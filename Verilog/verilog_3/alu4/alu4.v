==> flow/design.v <==
`timescale 1ns / 1ps
module alu4(
	input [3:0]p,
	input set1,
	input set2,
	input set3,
	input clk,
	output reg [3:0]out,
	output reg CF,
	output reg ZF,
	output reg SF,
	output reg e,
	output reg sf_e,  
	output reg rs, 
	output reg rw, 
(* LOC = "M15" *) output reg d,	 
(* LOC = "P17" *) output reg c,	 
(* LOC = "R16" *) output reg b,	 
(* LOC = "R15" *) output reg a	 
);
	reg [3:0] n1,n2,n3;
	reg [4:0] temp;
	reg [5:0] code;
	reg [24:0]count;
	reg refresh;
	always @(posedge clk) begin
		if(set1 == 1) begin
			n1 = p;
			count = 0;
		end
		else if(set2 == 1) begin
			n2 = p;
			count = 0;
		end
		else if(set3 == 1) begin
			n3 = p;
			count = 0;
		end
		else begin
			count = count+1;
		end
		case (n3)
			0:
				begin
					out = n1 & n2;
					CF = 1'b0;
					ZF = ~(|out);
					SF = out[3];
				end
			1:
				begin
					out = n1 | n2;
					CF = 1'b0;
					ZF = ~(|out);
					SF = out[3];
				end
			2:
				begin
					temp = n1 + n2;
					SF = temp[3];
					if(n1[3] == n2[3] && n1[3] != temp[3]) begin
						CF = 1'b1;
						SF = n1[3];
						if (temp[4] == 1'b1) begin
							temp = ~temp;
							temp = temp + 1;
						end
						else begin
							temp[3] = SF;
						end
					end
					out = temp[3:0];
					ZF = ~(|out);
				end
			3:
				begin
					n2 = (~n2);
					n2 = n2 + 1;
					temp = n1 + n2;
					SF = temp[3];
					out = n2;
					ZF = ~(|out);
				end
			default:
				begin
					out = 4'b0;
					CF = 1'b0;
					ZF = 1'b0;
					SF = 1'b0;
				end
		endcase
	end
	always @(n1 or n2 or n3 or count) begin
	case (count[24:21])
	0: code <= 6'h03;
	1: code <= 6'h03;
	2: code <= 6'h03;
	3: code <= 6'h02;	
	4: code <= 6'h02;  
	5: code <= 6'h08;  
	6: code <= 6'h00; 
	7: code <= 6'h06; 
	8: code <= 6'h00;  
	9: code <= 6'h0C;  
	10: code <= 6'h00; 
	11: code <= 6'h01; 
	12: 	begin
			case (out)
			0: code <= 6'h23;  
			1: code <= 6'h23;  
			2: code <= 6'h23;  
			3: code <= 6'h23;  
			4: code <= 6'h23;  
			5: code <= 6'h23;  
			6: code <= 6'h23;  
			7: code <= 6'h23;  
			8: code <= 6'h23;  
			9: code <= 6'h23;  
			10:code <= 6'h26;  
			11:code <= 6'h26;  
			12:code <= 6'h26;  
			13:code <= 6'h26;  
			14:code <= 6'h26;  
			15:code <= 6'h26;  
			endcase
			end
		13: begin
			case (out)
			0: code <= 6'h20;  
			1: code <= 6'h21;  
			2: code <= 6'h22;  
			3: code <= 6'h23;  
			4: code <= 6'h24;  
			5: code <= 6'h25;  
			6: code <= 6'h26;  
			7: code <= 6'h27;  
			8: code <= 6'h28;  
			9: code <= 6'h29;  
			10:code <= 6'h21;  
			11:code <= 6'h22;  
			12:code <= 6'h23;  
			13:code <= 6'h24;  
			14:code <= 6'h25;  
			15:code <= 6'h26;  
			endcase
			end
		default: code <= 6'h10;  
	endcase
	refresh <= count[ 20 ]; 
	sf_e <= 1;
	e <= refresh;
		rs = code[5]; rw = code[4]; 
		d = code[3]; c = code[2];  
		b = code[1]; a = code[0]; 
	end
endmodule
Tool chain data of alu4
The steps from the RTL of alu4 to its reports follow in flow order.
Line numbers count from 1 in the design file above.
Operators carry their Yosys type and port widths (W data, S select, Z words).
Cell names lack the library's common part.
{"block": "setup", "top_module": "alu4", "clock": "clk", "cell_library": "sky130hd", "pvt_corner": "tt_025C_1v80"}

Word level
Yosys after proc, flatten, opt, wreduce and memory -nomap, before mapping. Print and check cells are not counted.
Yosys's memory passes give these memory sizes; they may raise the number of words (mostly to a power of two), join words into wider ones and drop unused or constant bits.
{"block": "word_totals", "register_bits": 44, "romBits": 96, "clocked_rd_ports_x_width": 6, "mem_count": 2, "in_bits": 8, "output_inout_bits": 15, "word_cells": 73}
{"block": "mem_list", "name": "(no name shown)", "size": 16, "word_bits": 4, "read_ports": 1, "wr": 0, "line_no": 128, "source": "case (out)"}
{"block": "mem_list", "name": "(no name shown)", "size": 16, "word_bits": 2, "read_ports": 1, "wr": 0, "line_no": 108, "source": "case (out)"}
{"block": "classes", "add_sub_neg": 5, "n_eq": 19, "muxes": 18, "n_logic": 9, "reduce_and_logical": 12}
{"block": "ops", "operator": "$pmux W6 S9", "n": 1}
{"block": "ops", "operator": "$mux W4", "n": 9}
{"block": "ops", "operator": "$add A25 B1 Y25 const B", "n": 1}
{"block": "ops", "operator": "$eq A4 B4 Y1 const B", "n": 6}
{"block": "ops", "operator": "$eq A4 B2 Y1 const B", "n": 4}
{"block": "ops", "operator": "$eq A4 B3 Y1 const B", "n": 4}
{"block": "ops", "operator": "$reduce_or A4 Y1", "n": 4}
{"block": "ops", "operator": "$pmux W4 S4", "n": 1}
{"block": "ops", "operator": "$reduce_or A3 Y1", "n": 3}
{"block": "ops", "operator": "$eq A4 B1 Y1 const B", "n": 2}
{"block": "ops", "operator": "$logic_not A4 Y1", "n": 2}
{"block": "ops", "operator": "$pmux W1 S4", "n": 2}
{"block": "ops", "operator": "$not A1 Y1", "n": 5}
{"block": "ops", "operator": "$add A4 B4 Y5", "n": 1}
{"block": "ops", "operator": "$add A5 B1 Y5 const B", "n": 1}
{"block": "ops", "operator": "$not A5 Y5", "n": 1}
{"block": "ops", "operator": "$add A4 B1 Y4 const B", "n": 1}
{"block": "ops", "operator": "$add A4 B4 Y4", "n": 1}
{"block": "ops", "operator": "$and A4 B4 Y4", "n": 1}
{"block": "ops", "operator": "$or A4 B4 Y4", "n": 1}
{"block": "ops", "operator": "$not A4 Y4", "n": 1}
{"block": "ops", "operator": "$mux W3", "n": 1}
{"block": "ops", "operator": "$mux W1", "n": 3}
{"block": "ops", "operator": "$ne A2 B2 Y1 const B", "n": 1}
{"block": "ops", "operator": "$reduce_and A2 Y1", "n": 1}
{"block": "ops", "operator": "$reduce_or A2 Y1", "n": 1}
{"block": "ops", "operator": "$pmux W1 S2", "n": 1}
{"block": "ops", "operator": "$eq A1 B1 Y1", "n": 1}
Not listed: further kinds 2, cells in them 2.

Logic depth
Depth = most cells in a row (Yosys ltp): at word level without a register or memory, in the mapped netlist without a sequential cell, where the memories' decode and read muxes count.
{"block": "logic_depth", "word_depth": 11, "abc_area": 0, "depth_mapped": 16, "mapped_depth_nobuf": 14}

After synthesis
The flow's flattened synthesis, as Yosys stat reports it; memories are mapped. The netlist is that of the ABC_AREA named above (0 if unset); the other value can give another one.
The area totals of this step are shown rounded.
{"block": "types", "cell_type": "dfxtp_1", "n": 49, "area_total_um2": 980.941}
{"block": "types", "cell_type": "ha_1", "n": 15, "area_total_um2": 187.68}
{"block": "types", "cell_type": "nor2_1", "n": 41, "area_total_um2": 153.898}
{"block": "types", "cell_type": "xnor2_1", "n": 17, "area_total_um2": 148.893}
{"block": "types", "cell_type": "mux2i_1", "n": 14, "area_total_um2": 140.134}
{"block": "types", "cell_type": "xor2_1", "n": 11, "area_total_um2": 96.342}
{"block": "types", "cell_type": "inv_1", "n": 20, "area_total_um2": 75.072}
{"block": "types", "cell_type": "a21oi_1", "n": 13, "area_total_um2": 65.062}
{"block": "types", "cell_type": "nand3_1", "n": 13, "area_total_um2": 65.062}
{"block": "types", "cell_type": "nand2_1", "n": 17, "area_total_um2": 63.811}
{"block": "types", "cell_type": "mux2_2", "n": 5, "area_total_um2": 56.304}
{"block": "types", "cell_type": "nor3_1", "n": 10, "area_total_um2": 50.048}
{"block": "types", "cell_type": "o21ai_0", "n": 9, "area_total_um2": 45.043}
{"block": "types", "cell_type": "and3_1", "n": 5, "area_total_um2": 31.28}
{"block": "types", "cell_type": "nand4_1", "n": 5, "area_total_um2": 31.28}
{"block": "types", "cell_type": "or3_1", "n": 5, "area_total_um2": 31.28}
{"block": "types", "cell_type": "edfxtp_1", "n": 1, "area_total_um2": 30.029}
{"block": "types", "cell_type": "mux2i_2", "n": 2, "area_total_um2": 27.526}
Other cell types: 37; their cells: 62.
{"block": "synth_totals", "mapped_cells": 314, "mapped_area_um2": 2743, "seqArea_um2": 1011, "ff_cells": 50, "buf_cells": 12}

Worst setup path after synthesis
OpenSTA on the mapped netlist: ideal clock, no wires. The path of least setup slack (recovery checks aside). Input and output delay are each 20% of the period. Register names are those of the netlist, which keeps one name where synthesis merged equal registers.
{"block": "synth_timing", "kind": "input port to flip-flop", "startpoint": "in set1", "endpoint": "reg (name not given)", "tclk_ns": 4.16, "in_delay_ns": 0.832, "setup_ns": 0.122, "t_arrival_ns": 3.921, "required_time_ns": 4.038, "slack_ns": 0.117, "delay_ns": 3.211, "stages": 16, "path_buffers": 3, "period_less_setup_slack_ns": 4.043}
"delay_ns" is the arrival time less input delay plus setup time.
"stages" counts driving pins, that of a launching flip-flop among them; a cell with two outputs on the path counts twice.
"period_less_setup_slack_ns" is the clock period less the worst setup slack; recovery checks do not enter. This is arithmetic on one report: input and output delays are still those of the set period (20% each).
{"block": "synth_via", "cell_sequence": "buf_4 nand2b_1 buf_2 mux2i_1 inv_1 ha_1 and3b_1 a221oi_4 xnor2_1 or4_1 and3_1 buf_6 ha_1 inv_1 mux2i_1 mux2i_1"}
{"block": "synth_lines", "element": "start: declaration", "line_no": 4, "source": "input set1,"}
No chain of elaborated cells between the ends is given.

Timing after layout
Path of least setup slack in the final report of run 1 (OpenROAD, finished layout, wires in). Where an end is a register, its clock arrival counts in the times.
{"block": "layout_timing", "kind": "input port to flip-flop", "startpoint": "in set1", "endpoint": "reg (name not given)", "tclk_ns": 2.99, "in_delay_ns": 0.60, "setup_ns": 0.10, "t_arrival_ns": 3.18, "required_time_ns": 3.18, "slack_ns": 0.00, "stages": 14, "path_buffers": 1}
{"block": "layout_via", "cell_sequence": "buf_8 nand2b_4 mux2_4 ha_4 ha_4 inv_1 ha_4 nand3_1 or4_1 and3_4 ha_4 inv_2 mux2i_1 mux2i_1"}
{"block": "layout_lines", "element": "start: declaration", "line_no": 4, "source": "input set1,"}
No chain of elaborated cells between the ends is given.

alu4 through Yosys and OpenROAD on sky130hd: 2 stored runs, unordered, with their settings and measured results. The constraints put input and output delay at 20% of the set period each and load the outputs with 0.01 pF.
By "achievedPeriod_ns" is meant the clock period of the run minus its worst setup slack. This is arithmetic on one report: input and output delays are still those of the set period (20% each).
By "critical_path_time_ns" is meant the share of the clock period that the worst setup path is allowed (20% is reserved at inputs, 20% at outputs), minus its slack. Clock arrival times at its registers enter into it.
"total_power_mw" is the tool's figure for a default switching activity; nothing was simulated.
Values from the reports are rounded here.

{"run": "run 1", "settings": { "period_ns": 2.99, "CORE_UTILIZATION": 51, "PLACE_DENSITY_LB_ADDON": 0.15, "CORE_ASPECT_RATIO": 1.42, "CORE_MARGIN": 8, "CTS_CLUSTER_DIAMETER": 212, "MIN_ROUTING_LAYER": "met1", "MAX_ROUTING_LAYER": "met4", "CAP_MARGIN": 20, "SLEW_MARGIN": 20 }, "results": { "achievedPeriod_ns": 2.988, "dieArea_um2": 8016, "total_power_mw": 2.310, "setupTns_ns": 0.000, "critical_path_time_ns": 2.39, "worst_path_kind": "input port to flip-flop", "fin_util_pct": 69.2, "fin_hold_ws_ns": 0.479, "post_synth_area_um2": 2743, "setup_worst_slack_ns": 0.002 }}
{"run": "run 2", "settings": { "period_ns": 4.21, "SETUP_SLACK_MARGIN": 0.8, "CAP_MARGIN": 20, "CORE_MARGIN": 2, "CORE_UTILIZATION": 40, "SLEW_MARGIN": 20 }, "results": { "setup_worst_slack_ns": 0.830, "total_power_mw": 1.537, "critical_path_time_ns": 2.54, "worst_path_kind": "input port to flip-flop", "dieArea_um2": 7535, "setupTns_ns": 0.000, "fin_util_pct": 50.6, "achievedPeriod_ns": 3.380, "post_synth_area_um2": 2743, "fin_hold_ws_ns": 0.478 }}
