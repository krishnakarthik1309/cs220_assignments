==> flow/design.v <==
`timescale 1ns / 1ps
module regfile(
	input [3:0] p,
	input clk,
	input setRR1,
	input setRR2,
	input setWR,
	input setWData,
	input Wenable,
	output reg [3:0] OutR1,
	output reg [3:0] OutR2
);
	reg [3:0] n0,n1,n2,n3,n4,n5,n6,n7,n8,n9,n10,n11,n12,n13,n14,n15;
	reg [3:0] RR1;
	reg [3:0] RR2;
	reg [3:0] WR;
	reg [3:0] WData;
	always @(posedge clk) begin
		case( RR1)
			0: OutR1 = n0;
			1: OutR1 = n1;
			2: OutR1 = n2;
			3: OutR1 = n3;
			4: OutR1 = n4;
			5: OutR1 = n5;
			6: OutR1 = n6;
			7: OutR1 = n7;
			8: OutR1 = n8;
			9: OutR1 = n9;
			10: OutR1 = n10;
			11: OutR1 = n11;
			12: OutR1 = n12;
			13: OutR1 = n13;
			14: OutR1 = n14;
			15: OutR1 = n15;
			endcase
			case( RR2)
			0: OutR2 = n0;
			1: OutR2 = n1;
			2: OutR2 = n2;
			3: OutR2 = n3;
			4: OutR2 = n4;
			5: OutR2 = n5;
			6: OutR2 = n6;
			7: OutR2 = n7;
			8: OutR2 = n8;
			9: OutR2 = n9;
			10: OutR2 = n10;
			11: OutR2 = n11;
			12: OutR2 = n12;
			13: OutR2 = n13;
			14: OutR2 = n14;
			15: OutR2 = n15;
			endcase
	end
	always @(posedge clk) begin
		if( setRR1 == 1 )begin
			RR1 = p;
		end	
		else if( setRR2 == 1 )begin
			RR2 = p;	
		end		
		else if( setWR == 1 )begin
			WR = p;
		end
		else if( setWData == 1 )begin
			WData = p;
		end
		else if( Wenable == 1 )begin
			case( WR )
			0:  n0 = WData;
			1:  n1 = WData;
			2:  n2 = WData;
			3:  n3 = WData;
			4:  n4 = WData;
			5:  n5 = WData;
			6:  n6 = WData;
			7:  n7 = WData;
			8:  n8 = WData;
			9:  n9 = WData;
			10: n10 = WData;
			11: n11 = WData;
			12: n12 = WData;
			13: n13 = WData;
			14: n14 = WData;
			15: n15 = WData;
			endcase
		end	
	end  
endmodule
=== Reports on regfile ===
What the tools print for regfile, step after step.
Line numbers count from 1 in the design file above.
Cell names lack the library's common part.
The mark -- stands for no value.

* Top: regfile
* Clock: clk
* Cell library: sky130hd
* Corner: tt_025C_1v80

=== Word-level counts ===
Source: Yosys, flattened and elaborated, memories not mapped. Widths are those after wreduce. Registers that Yosys merges into a memory's read port (data or address) are not register bits. Print and check cells do not count. Equal cells are merged and count once.

* Memory cells: 0
* Output and inout bits: 8
* Input bits: 10
* Bits in latches: 0
* Register bits after elaboration: 88
* RAM bits: 0
* Bits in read-only memories: 0
* Clocked read ports x word width: 0

* Multiply operators: 0
* Bitwise logic cells: 20
* Reduce/logical cells: 38
* Mux-type cells: 18
* $lt $le $gt $ge: 0
* Shift operators: 0
* Equality and inequality tests: 45
* $add $sub $neg: 0
* Div/mod/pow operators: 0

{| class="wikitable"
|+ Operators with widths
! cell !! number
|-
| OR reduction 15 bit || 16
|-
| parallel mux 4 bit (select 16 bit) || 2
|-
| == test 4 bit (second input constant) || 24
|-
| AND reduction 6 bit || 16
|-
| two-way mux 4 bit || 16
|-
| == test 4 x 3 -> 1 bit (second input constant) || 12
|-
| == test 4 x 2 -> 1 bit (second input constant) || 6
|-
| NOT 1 bit || 20
|-
| == test 4 x 1 -> 1 bit (second input constant) || 3
|-
| zero test 4 bit || 3
|-
| AND reduction 4 bit || 1
|-
| AND reduction 3 bit || 1
|-
| AND reduction 2 bit || 1
|}

=== Longest topological paths ===
Depth = most cells in a row (Yosys ltp): at word level without a register or memory, in the mapped netlist without a sequential cell, where the memories' decode and read muxes count.

* Depth in word-level cells: 4
* ABC_AREA: 0
* Mapped depth: 7

=== After synthesis ===
The flow's flattened synthesis, as Yosys stat reports it; memories are mapped. The netlist is that of the ABC_AREA named above (0 if unset); the other value can give another one.
The area totals of this step are shown rounded.

{| class="wikitable"
|+ Cells by type
! cell !! number !! total area (sq um)
|-
| edfxtp_1 || 80 || 2.4E+03
|-
| dfxtp_1 || 8 || 160.154
|-
| nor2_1 || 36 || 135.13
|-
| a22oi_1 || 16 || 120.115
|-
| nor2b_1 || 17 || 106.352
|-
| mux2_2 || 9 || 101.347
|-
| a32oi_1 || 9 || 78.826
|-
| mux2i_1 || 7 || 70.067
|-
| nand2_1 || 16 || 60.058
|-
| nand3_1 || 12 || 60.058
|-
| a31oi_1 || 8 || 50.048
|-
| buf_2 || 10 || 50.048
|-
| o22ai_1 || 8 || 50.048
|-
| a21oi_1 || 8 || 40.038
|-
| o21ai_0 || 8 || 40.038
|-
| o32a_1 || 4 || 40.038
|-
| a211o_1 || 4 || 35.034
|-
| mux2_1 || 3 || 33.782
|}

Other cell types: 26; their cells: 54.

* Mapped flip-flops: 88
* Buffers: 16
* Synthesis area: 4000 sq um
* Standard cells after synthesis: 317

=== Worst setup path after synthesis ===
Path of least setup slack by OpenSTA after synthesis, without wires, with an ideal clock, recovery checks aside; 20% of the period is set as input and as output delay. Where synthesis merged equal registers, the netlist keeps one of their names.

* Kind: input port to flip-flop
* Start: in setRR2
* End: reg n0[0]
* Setup slack: 0.306 ns
* Clock period: 2.15 ns
* Required time: 1.789 ns
* Stages: 4
* Launch time at the first pin: 0.430 ns
* Library setup time: 0.361 ns
* Delay of the path: 1.414 ns
* Path buffers: 0
* Input delay: 0.430 ns
* Data arrival time: 1.483 ns
* Period reached after synthesis: 1.844 ns

"delay of the path" is the arrival time less input delay plus setup time.
"stages": output pins that drive a net of the path, with the launching flip-flop's if there is one; two outputs of one cell count as two.
"period reached after synthesis" = period - worst setup slack (recovery checks aside). The figure is calculated, with input and output delays left at 20% of the set period.
Between the ends stands the longest chain of elaborated cells between them, by number of cells; it is not shown to be the way that was timed. Of several equally long chains one is given.
Each line given opens the expression or statement behind the cell; cells for indexed reads and writes are added by Yosys, which also makes memories of some case tables.

* Cells stage by stage: nor3_1 > nand3b_1 > or3_1 > nor3_1
* Cells in the longest elaborated chain: 2

{| class="wikitable"
|+ Ends and longest elaborated chain, after synthesis
! item !! line !! source
|-
| start: declaration || 6 || <nowiki>input setRR2,</nowiki>
|-
| NOT 1 bit || -- ||
|-
| AND reduction 6 bit || -- ||
|-
| end: assignment || 71 || <nowiki>0: n0 = WData;</nowiki>
|-
| end: declaration || 13 || <nowiki>reg [3:0] n0,n1,n2,n3,n4,n5,n6,n7,n8,n9,n10,n11,n12,n13,n14,n15;</nowiki>
|}

=== Path in the finished layout ===
From the final timing report of entry A: the path of least setup slack in the routed layout; clock arrival at registers is part of the times.

* Kind: flip-flop to flip-flop
* Start: reg RR1[3]
* End: reg OutR1[3]
* Required time: 2.25 ns
* Setup slack: 0.21 ns
* Clock period: 2.01 ns
* Library setup time: 0.11 ns
* Data arrival time: 2.03 ns
* Stages: 6
* Launch time at the first pin: 0.35 ns
* Path buffers: 1

Between the ends stands the longest chain of elaborated cells between them, by number of cells; it is not shown to be the way that was timed. Of several equally long chains one is given.
A register here has more assigning lines than the two given.

* Cells stage by stage: edfxtp_1 > buf_6 > mux2_2 > a32oi_1 > o221ai_1 > o22a_1
* Cells in the longest elaborated chain: 2

{| class="wikitable"
|+ Ends and longest elaborated chain, after layout
! item !! line !! source
|-
| start: declaration || 14 || <nowiki>reg [3:0] RR1;</nowiki>
|-
| start: assignment || 58 || <nowiki>RR1 = p;</nowiki>
|-
| == test 4 bit || 19 || <nowiki>case( RR1)</nowiki>
|-
| parallel mux 4 bit (select 16 bit) || 19 ||
|-
| end: assignment || 20 || <nowiki>0: OutR1 = n0;</nowiki>
|-
| end: assignment || 21 || <nowiki>1: OutR1 = n1;</nowiki>
|-
| end: declaration || 10 || <nowiki>output reg [3:0] OutR1,</nowiki>
|}

Wiki page: regfile / flow data

Flow measurements of regfile on sky130hd: 2 stored runs with different settings, listed in no order. Input and output delays are each 20% of the period that was set; the output load is 0.01 pF.
"worst path time" is the time allowed to the run's worst setup path (the clock period less input and output delay, where it has them) less its slack. Clock arrival times count: a late capture clock shortens it, a late launch clock lengthens it.
By "total power after layout" is meant OpenSTA's value without simulated activity: inputs other than the clock are taken to toggle once in ten clock periods, and the tool carries that through the logic.
Results are given in rounded form.

=== Entry A ===
{| class="wikitable"
! Setting !! Value
|-
| period_ns || 2.01
|-
| SETUP_SLACK_MARGIN || 0.3
|-
| CAP_MARGIN || 20
|-
| CORE_MARGIN || 2
|-
| CORE_UTILIZATION || 40
|-
| SLEW_MARGIN || 20
|-
! Result !! Value
|-
| Total power after layout || 3.9 mW
|-
| Worst path time || 1.80 ns
|-
| Worst setup path kind || flip-flop to flip-flop
|-
| Area of the die || 11000 sq um
|-
| Standard-cell area after layout || 5200 sq um
|-
| Netlist area reported by Yosys || 4000 sq um
|-
| Setup slack of the worst path || 0.21 ns
|}

=== Entry B ===
{| class="wikitable"
! Setting !! Value
|-
| period_ns || 1.63
|-
| CORE_UTILIZATION || 54
|-
| PLACE_DENSITY_LB_ADDON || 0.24
|-
| CELL_PAD_IN_SITES_DETAIL_PLACEMENT || 1
|-
| TNS_END_PERCENT || 65
|-
| ABC_AREA || 0
|-
| CTS_CLUSTER_SIZE || 87
|-
| CTS_CLUSTER_DIAMETER || 354
|-
| CAP_MARGIN || 35
|-
| MIN_ROUTING_LAYER || met2
|-
| CORE_MARGIN || 2
|-
| SLEW_MARGIN || 20
|}
No results, routing failed with GRT-0232.
