==> flow/design.v <==
`timescale 1ns / 1ps
module TestLCD(clk, sf_e, e, rs, rw, d, c, b, a);
(* LOC = "C9" *)  input clk;  
(* LOC = "D16" *) output reg sf_e;  
(* LOC = "M18" *) output reg e;  
(* LOC = "L18" *) output reg rs;	 
(* LOC = "L17" *) output reg rw;	 
(* LOC = "M15" *) output reg d;	 
(* LOC = "P17" *) output reg c;	 
(* LOC = "R16" *) output reg b;	 
(* LOC = "R15" *) output reg a;	 
reg [26:0] count = 0;	 
reg [5:0] code;	 
reg refresh;	 
always @ (posedge clk) begin
count <= count + 1;
case (count [26:21])	 
0: code <= 6'h03;	 
1: code <= 6'h03;	 
2: code <= 6'h03;	 
3: code <= 6'h02;	 
4: code <= 6'h02;  
5: code <= 6'h08;  
6: code <= 6'h00;  
7: code <= 6'h06;  
8: code <= 6'h00;  
9: code <= 6'h0C;  
10: code <= 6'h00;  
11: code <= 6'h01;  
12: code <= 6'h24;  
13: code <= 6'h23;  
14: code <= 6'h26;  
15: code <= 6'h2F; 
16: code <= 6'h26;  
17: code <= 6'h2D; 
18: code <= 6'h27;  
19: code <= 6'h20;
20: code <= 6'h25;  
21: code <= 6'h2F;
22: code <= 6'h27;  
23: code <= 6'h24;
24: code <= 6'h26;  
25: code <= 6'h25;
26: code <= 6'h27;  
27: code <= 6'h22;    
28: code <= 6'b001100;  
29: code <= 6'b000000;  
30: code <= 6'h24;  
31: code <= 6'h2F; 32: code <= 6'h27;  
33: code <= 6'h22; 34: code <= 6'h26;  
35: code <= 6'h27; 36: code <= 6'h26;  
37: code <= 6'h21; 38: code <= 6'h26;  
39: code <= 6'h2E; 40: code <= 6'h26;  
41: code <= 6'h29; 42: code <= 6'h27;  
43: code <= 6'h2A; 44: code <= 6'h26;  
45: code <= 6'h21; 46: code <= 6'h27;  
47: code <= 6'h24; 48: code <= 6'h26;  
49: code <= 6'h29; 50: code <= 6'h26;  
51: code <= 6'h2F; 52: code <= 6'h26;  
53: code <= 6'h2E;  
default: code <= 6'h10;  
endcase 
refresh <= count[ 20 ];  
sf_e <= 1; e <= refresh; 
rs <= code[5]; rw <= code[4]; 
d <= code[3]; c <= code[2];  
b <= code[1]; a <= code[0]; 
end  
endmodule
### Tool chain data of TestLCD

The steps from the RTL of TestLCD to its reports follow in flow order.
Line numbers count from 1 in the design file above.
Operators: Yosys type, input widths -> output width; for muxes data width and select width s.
Cell names lack the library's common part.
A cell with n/a has no value.

* top: TestLCD
* clock input: clk
* cell library: sky130hd
* corner: tt_025C_1v80

### Word-level counts

Source: Yosys, flattened and elaborated, memories not mapped. Widths are those after wreduce; folded enables and synchronous resets count as part of the registers. Registers that Yosys merges into a memory's read port (data or address) are not register bits. Print and check cells do not count. Equal cells are merged and count once.
Yosys's memory passes give these memory sizes; they may raise the number of words (mostly to a power of two), join words into wider ones and drop unused or constant bits.

* flip-flop bits (word level): 35
* ROM bits: 384
* clocked read ports x word width: 6
* memory cells: 1
* output and inout port bits: 8
* elaborated cells: 11

Memory list
* (name not given): words 64, bits a word 6, read ports 1, write ports 0, line 17 `case (count [26:21])`

* add/sub/neg operators: 1

Operators with widths (number)
* $add 27x1->27 const B: 1

### Depth

Longest topological path by Yosys (ltp), each cell counted once; first at word level (registers and memories cut), then after technology mapping (sequential cells cut; the memories' decode and read muxes count).

* depth in word-level cells: 1
* ABC_AREA: 1
* mapped depth: 10
* gate-level depth less buffers: 10

### After synthesis

Source: synth_stat.txt of the flow (Yosys; design flattened, memories mapped). It holds for the ABC_AREA given above (unset counts as 0); a run with the other value may have another netlist.
Totals and module areas in this step are rounded.

* standard cells after synthesis: 288
* chip area (Yosys): 2050 um2
* sequential area: 821 um2
* flip-flop cells: 41
* buffer cells: 4

Cells by type (number)
* dfxtp_1: 41
* nand2_1: 103
* nor2_1: 38
* ha_1: 7
* xor2_1: 9
* nand3_1: 15
* nor2_2: 10
* inv_1: 14
* xnor2_1: 6
* nand2_2: 7
* nand3_2: 4
* a21oi_1: 7
* nand3b_1: 4
* o21ai_0: 6
* buf_4: 3
* nor2_4: 2
* inv_2: 4
* buf_6: 1

Not listed: further types 6, cells in them 7.

### Worst setup path after synthesis

Path of least setup slack by OpenSTA after synthesis, without wires, with an ideal clock, recovery checks aside; 20% of the period is set as input and as output delay. Where synthesis merged equal registers, the netlist keeps one of their names.

* path kind: reg2reg
* start: register count[21]
* end: register code[1]
* period: 3.04 ns
* time at the first pin: 0.000 ns
* arrival: 1.367 ns
* setup slack: 1.559 ns
* delay of the path: 1.482 ns
* stages on the path: 9
* buffers on the path: 0
* synthesis period reached: 1.481 ns

"delay of the path" is the arrival time less input delay plus setup time.
"stages on the path": output pins that drive a net of the path, with the launching flip-flop's if there is one; two outputs of one cell count as two.
"synthesis period reached" = period - worst setup slack (recovery checks aside). The figure is calculated, with input and output delays left at 20% of the set period.
A register here has more assigning lines than the two given.

* cells stage by stage: dfxtp_1 inv_1 ha_1 a21oi_1 nand2_1 nand3_1 nand2_1 nand2_1 nand2_1

RTL lines, path post-synthesis
* from (decl): line 12 `reg [26:0] count = 0;`
* from (assign): line 16 `count <= count + 1;`
* to (assign): line 18 `0: code <= 6'h03;`
* to (assign): line 19 `1: code <= 6'h03;`
* to (decl): line 13 `reg [5:0] code;`

No chain of elaborated cells between the ends is given.

### Worst path after layout

From the final timing report of run B: the path of least setup slack in the routed layout; clock arrival at registers is part of the times.

* path kind: reg2reg
* start: register count[21]
* end: register code[1]
* period: 2.83 ns
* time at the first pin: 0.29 ns
* arrival: 1.92 ns
* setup slack: 1.09 ns
* stages on the path: 9
* buffers on the path: 0

A register here has more assigning lines than the two given.

* cells stage by stage: dfxtp_1 inv_1 ha_1 a21oi_1 nand2_1 nand3_1 nand2_1 nand2_1 nand2_1

RTL lines, path post-layout
* from (decl): line 12 `reg [26:0] count = 0;`
* from (assign): line 16 `count <= count + 1;`
* to (assign): line 18 `0: code <= 6'h03;`
* to (assign): line 19 `1: code <= 6'h03;`
* to (decl): line 13 `reg [5:0] code;`

No chain of elaborated cells between the ends is given.

==> runs of TestLCD <==
Top module TestLCD; platform sky130hd; tools Yosys and OpenROAD; 2 stored runs in no particular order. Input and output delays are each 20% of the period that was set; the output load is 0.01 pF.
"reached clock period" is the run's clock period less its worst setup slack. It is reckoned from that one timing run; input and output delays stay at 20% of the period that was set.
"worst setup path time" = time allowed to the worst setup path (clock period - input delay - output delay, where it has them) - its slack; a late launch clock adds to it, a late capture clock takes from it.
"total power after layout" rests on the timing tool's default activity at the inputs, not on a simulated workload.
Measured values are rounded.

### Run A

Settings: `period_ns=1.77`, `CORE_UTILIZATION=66`, `SETUP_SLACK_MARGIN=-0.09`, `PLACE_DENSITY_LB_ADDON=0.06`, `CORE_ASPECT_RATIO=0.7`, `CORE_MARGIN=7`, `CELL_PAD_IN_SITES_GLOBAL_PLACEMENT=0`, `CELL_PAD_IN_SITES_DETAIL_PLACEMENT=2`, `TNS_END_PERCENT=15`, `ABC_AREA=1`, `GPL_ROUTABILITY_DRIVEN=1`, `CTS_CLUSTER_SIZE=93`, `CAP_MARGIN=35`, `MAX_ROUTING_LAYER=met5`, `SLEW_MARGIN=20`

Unfinished; error DPL-0033 in placement.

### Run B

Settings: `period_ns=2.83`, `CORE_UTILIZATION=41`, `PLACE_DENSITY=0.6`, `CORE_MARGIN=10`, `CELL_PAD_IN_SITES_GLOBAL_PLACEMENT=0`, `ABC_AREA=1`, `GPL_TIMING_DRIVEN=1`, `CTS_CLUSTER_SIZE=100`, `SLEW_MARGIN=10`, `CAP_MARGIN=20`

- Worst setup path time: 1.74 ns
- Worst setup path type: reg2reg
- Netlist area reported by Yosys: 2050 um2
- Summed negative setup slack: 0.000 ns
- Full die area: 8240 um2
- Reached clock period: 1.736 ns
- Utilization in the final report: 0.471
- Worst setup slack after layout: 1.09 ns
- Worst hold slack in the final report: 0.328 ns
- Total power after layout: 0.000941 W
- Standard-cell area of the final layout: 2250 um2
